==> flow/design.v <==
`timescale 1ns / 1ps
module fsm (input [3:0] Bin, input clk, reset, output [3:0] Bout);
reg [26:0] count = 1;
reg [1:0] state, next_state;
wire [3:0] string;
reg [3:0] out = 4'b0000;
parameter S_0 = 2'b00, S_1 = 3'b01, S_2 = 3'b10, S_3 = 3'b11;
always @(posedge clk or negedge reset) begin
    if (reset == 1'b0) state <= S_0;
    else state <= next_state;
end
always @(state or Bin) begin
    case (state)
        S_0: case (Bin)
            4'b0001: next_state = S_0;
            4'b0010: next_state = S_1;
            4'b0100: next_state = S_2;
            4'b1000: next_state = S_3;
            default: next_state = S_0;
        endcase
        S_1: case (Bin)
            4'b0001: next_state = S_0;
            4'b0010: next_state = S_1;
            4'b0100: next_state = S_2;
            4'b1000: next_state = S_3;
            default: next_state = S_1;
        endcase
        S_2: case (Bin)
            4'b0001: next_state = S_0;
            4'b0010: next_state = S_1;
            4'b0100: next_state = S_2;
            4'b1000: next_state = S_3;
            default: next_state = S_2;
        endcase
        S_3: case (Bin)
            4'b0001: next_state = S_0;
            4'b0010: next_state = S_1;
            4'b0100: next_state = S_2;
            4'b1000: next_state = S_3;
            default: next_state = S_3;
        endcase
    endcase
end
    assign string = 4'b0011;
always@(posedge clk)begin
    count <= count + 1;
    if(count == 125000000) begin
        case (state)
            S_0: out <= string;
            S_1: out <= {out[2:0],out[3]};
            S_2: out <= {out[0],out[3:1]};
            S_3: out <= out;
            default: out <= string;
        endcase
        count <= 1;
    end
end
    assign Bout = out;
endmodule
---- Tool chain data of fsm ----
What the tools print for fsm, step after step.
Line numbers count from 1 in the design file above.
Operators: Yosys type, input widths -> output width; for muxes data width and select width s.
The mark n/a stands for no value.
set-up
  top module .............................. fsm
  clock port .............................. clk
  standard-cell library ................... sky130hd
  corner .................................. tt_025C_1v80

---- After elaboration ----
Source: Yosys, flattened and elaborated, memories not mapped. Widths are those after wreduce. Registers that Yosys merges into a memory's read port (data or address) are not register bits. Print and check cells do not count. Equal cells are merged and count once.
bit counts
  input port bits ......................... 6
  bits in registers ....................... 33
  elaborated cells ........................ 21
operators by class
  bitwise gates (word level) .............. 1
  equality and inequality tests ........... 8
  multiplexer cells ....................... 6
  reduce/logical cells .................... 2
  $add $sub $neg .......................... 1
operators by type and width
  kind                   number
  $add 27x1->27 const B  1
  $eq 27x27->1 const B   1
  $pmux 2 s3             4
  $pmux 4 s3             1
  $pmux 2 s4             1
  $eq 2x2->1 const B     2
  $eq 4x1->1 const B     1
  $eq 4x2->1 const B     1
  $eq 4x3->1 const B     1
  $eq 4x4->1 const B     1
  $eq 2x1->1 const B     1
  $logic_not 2->1        1
  $reduce_and 2->1       1
  $not 1->1              1

---- Depth ----
Depth = most cells in a row (Yosys ltp): at word level without a register or memory, in the mapped netlist without a sequential cell, where the memories' decode and read muxes count.
logic depth
  depth in word-level cells ............... 3
  ABC_AREA ................................ 1
  mapped depth ............................ 9

---- Mapped cells and area ----
Yosys stat after the flow's synthesis: flattened, memories mapped to cells. It holds for the ABC_AREA given above (unset counts as 0); a run with the other value may have another netlist.
cell types
  type                       number  area in all (µm²)
  sky130_fd_sc_hd__dfxtp_1   27      540.518
  sky130_fd_sc_hd__nand2_1   81      304.042
  sky130_fd_sc_hd__nor2_1    62      232.723
  sky130_fd_sc_hd__inv_1     37      138.883
  sky130_fd_sc_hd__edfxtp_1  4       120.115
  sky130_fd_sc_hd__xor2_1    12      105.101
  sky130_fd_sc_hd__nand3_1   18      90.086
  sky130_fd_sc_hd__dfrtp_1   3       75.072
  sky130_fd_sc_hd__nor2_2    6       37.536
  sky130_fd_sc_hd__nor2_4    3       33.782
  sky130_fd_sc_hd__nand2_2   5       31.28
  sky130_fd_sc_hd__a21oi_1   6       30.029
  sky130_fd_sc_hd__dfstp_2   1       26.275
  sky130_fd_sc_hd__ha_1      2       25.024
  sky130_fd_sc_hd__nand4_1   4       25.024
  sky130_fd_sc_hd__o21ai_0   5       25.024
  sky130_fd_sc_hd__nor2_8    1       20.019
  sky130_fd_sc_hd__xnor2_1   2       17.517
Not listed: further types 7, cells in them 8.
mapped netlist
  cell count .............................. 287
  sequential part of the area ............. 762.0 µm²
  mapped area ............................. 1943.1 µm²
  flip-flop cells ......................... 35

---- Path before layout ----
OpenSTA on the mapped netlist: ideal clock, no wires. The path of least setup slack (recovery checks aside). Input and output delay are each 20% of the period. Register names are those of the netlist, which keeps one name where synthesis merged equal registers.
timing path after synthesis
  path type ............................... flip-flop to flip-flop
  start ................................... register count[0]
  end ..................................... register out[0]
  arrival time ............................ 1.143 ns
  data required time ...................... 1.271 ns
  path delay .............................. 1.472 ns
  setup time .............................. 0.329 ns
  stages .................................. 9
  setup slack ............................. 0.128 ns
  period .................................. 1.6 ns
  period reached after synthesis .......... 1.472 ns
"path delay" is the arrival time less input delay plus setup time.
"stages" counts driving pins, that of a launching flip-flop among them; a cell with two outputs on the path counts twice.
"period reached after synthesis" is the clock period less the worst setup slack; recovery checks do not enter. This is arithmetic on one report: input and output delays are still those of the set period (20% each).
Between the ends stands the longest chain of elaborated cells between them, by number of cells; it is not shown to be the way that was timed. Of several equally long chains one is given.
Each line given opens the expression or statement behind the cell; cells for indexed reads and writes are added by Yosys, which also makes memories of some case tables.
At most two assigning lines are given for a register; there are more.
on the way, after synthesis
  cells stage by stage .................... sky130_fd_sc_hd__dfxtp_1 > sky130_fd_sc_hd__inv_1 > sky130_fd_sc_hd__ha_1 > sky130_fd_sc_hd__nand2_1 > sky130_fd_sc_hd__inv_1 > sky130_fd_sc_hd__nand2_1 > sky130_fd_sc_hd__nor2_1 > sky130_fd_sc_hd__nand2_1 > sky130_fd_sc_hd__nor2_1
  length of the longest elaborated chain .. 2
  elaborated cells between the ends (all ways) .. 2
  source lines of those cells ............. 1
  classes of those cells .................. eq/ne (1); reduce/logical (1)
ends and longest elaborated chain, after synthesis
  item                RTL line  source
  start: declaration  3         reg [26:0] count = 1;
  start: assignment   46        count <= count + 1;
  start: assignment   55        count <= 1;
  $eq 27x27->1        47        if(count == 125000000) begin
  $reduce_and 2->1    n/a
  end: assignment     49        S_0: out <= string;
  end: assignment     50        S_1: out <= {out[2:0],out[3]};
  end: declaration    6         reg [3:0] out = 4'b0000;

---- Worst path after layout ----
From the final timing report of entry A: the path of least setup slack in the routed layout; clock arrival at registers is part of the times.
timing path post-layout
  path type ............................... flip-flop to output port
  start ................................... register out[0]
  end ..................................... output Bout[0]
  output delay ............................ 0.37 ns
  period .................................. 1.87 ns
  stages .................................. 2
  arrival time ............................ 1.21 ns
  setup slack ............................. 0.28 ns
  data required time ...................... 1.50 ns
At most two assigning lines are given for a register; there are more.
on the way, post-layout
  cells stage by stage .................... sky130_fd_sc_hd__edfxtp_1 > sky130_fd_sc_hd__clkdlybuf4s50_1
  length of the longest elaborated chain .. 0
  elaborated cells between the ends (all ways) .. 0
  source lines of those cells ............. 0
ends and longest elaborated chain, post-layout
  item                RTL line  source
  start: declaration  6         reg [3:0] out = 4'b0000;
  start: assignment   49        S_0: out <= string;
  start: assignment   50        S_1: out <= {out[2:0],out[3]};
  end: declaration    2         module fsm (input [3:0] Bin, input clk, reset, output [3:0] Bout);

Ticket comment

Flow measurements of fsm on sky130hd: 2 stored runs with different settings, listed in no order. Input and output delays are each 20% of the period that was set; the output load is 0.01 pF.
"clock period achieved" is the run's clock period less its worst setup slack. It is reckoned from that one timing run; input and output delays stay at 20% of the period that was set.
"critical setup path time" is the time allowed to the run's worst setup path (the clock period less input and output delay, where it has them) less its slack. Clock arrival times count: a late capture clock shortens it, a late launch clock lengthens it.
By "power consumption" is meant OpenSTA's value without simulated activity: inputs other than the clock are taken to toggle once in ten clock periods, and the tool carries that through the logic.

---- entry A ----
settings
  period_ns = 1.87
  CORE_UTILIZATION = 40
  PLACE_DENSITY_LB_ADDON = 0.16
  CORE_MARGIN = 6
  ABC_AREA = 1
  GPL_TIMING_DRIVEN = 1
  CTS_CLUSTER_SIZE = 69
  CAP_MARGIN = 20
  SLEW_MARGIN = 20
results
  worst setup slack after layout .......... 0.282 ns
  die outline area ........................ 6674.1 µm²
  critical setup path time ................ 1.21 ns
  worst setup path kind ................... flip-flop to output port
  power consumption ....................... 1312 µW
  clock period achieved ................... 1.588 ns
  total negative setup slack .............. 0.000 ns
  post-synthesis cell area ................ 1943.1 µm²
  final utilization ....................... 0.487
  standard-cell area after routing ........ 2194.6 µm²

---- entry B ----
settings
  period_ns = 1.76
  CORE_UTILIZATION = 59
  SETUP_SLACK_MARGIN = 0.29
  PLACE_DENSITY = 0.9
  HOLD_SLACK_MARGIN = 0.22
  CORE_ASPECT_RATIO = 0.54
  GPL_TIMING_DRIVEN = 1
  GPL_ROUTABILITY_DRIVEN = 1
  CTS_CLUSTER_SIZE = 12
  CTS_CLUSTER_DIAMETER = 353
  MIN_ROUTING_LAYER = met2
  CAP_MARGIN = 20
  CORE_MARGIN = 2
  SLEW_MARGIN = 20
results
  no final report: routing broke off with GRT-0116
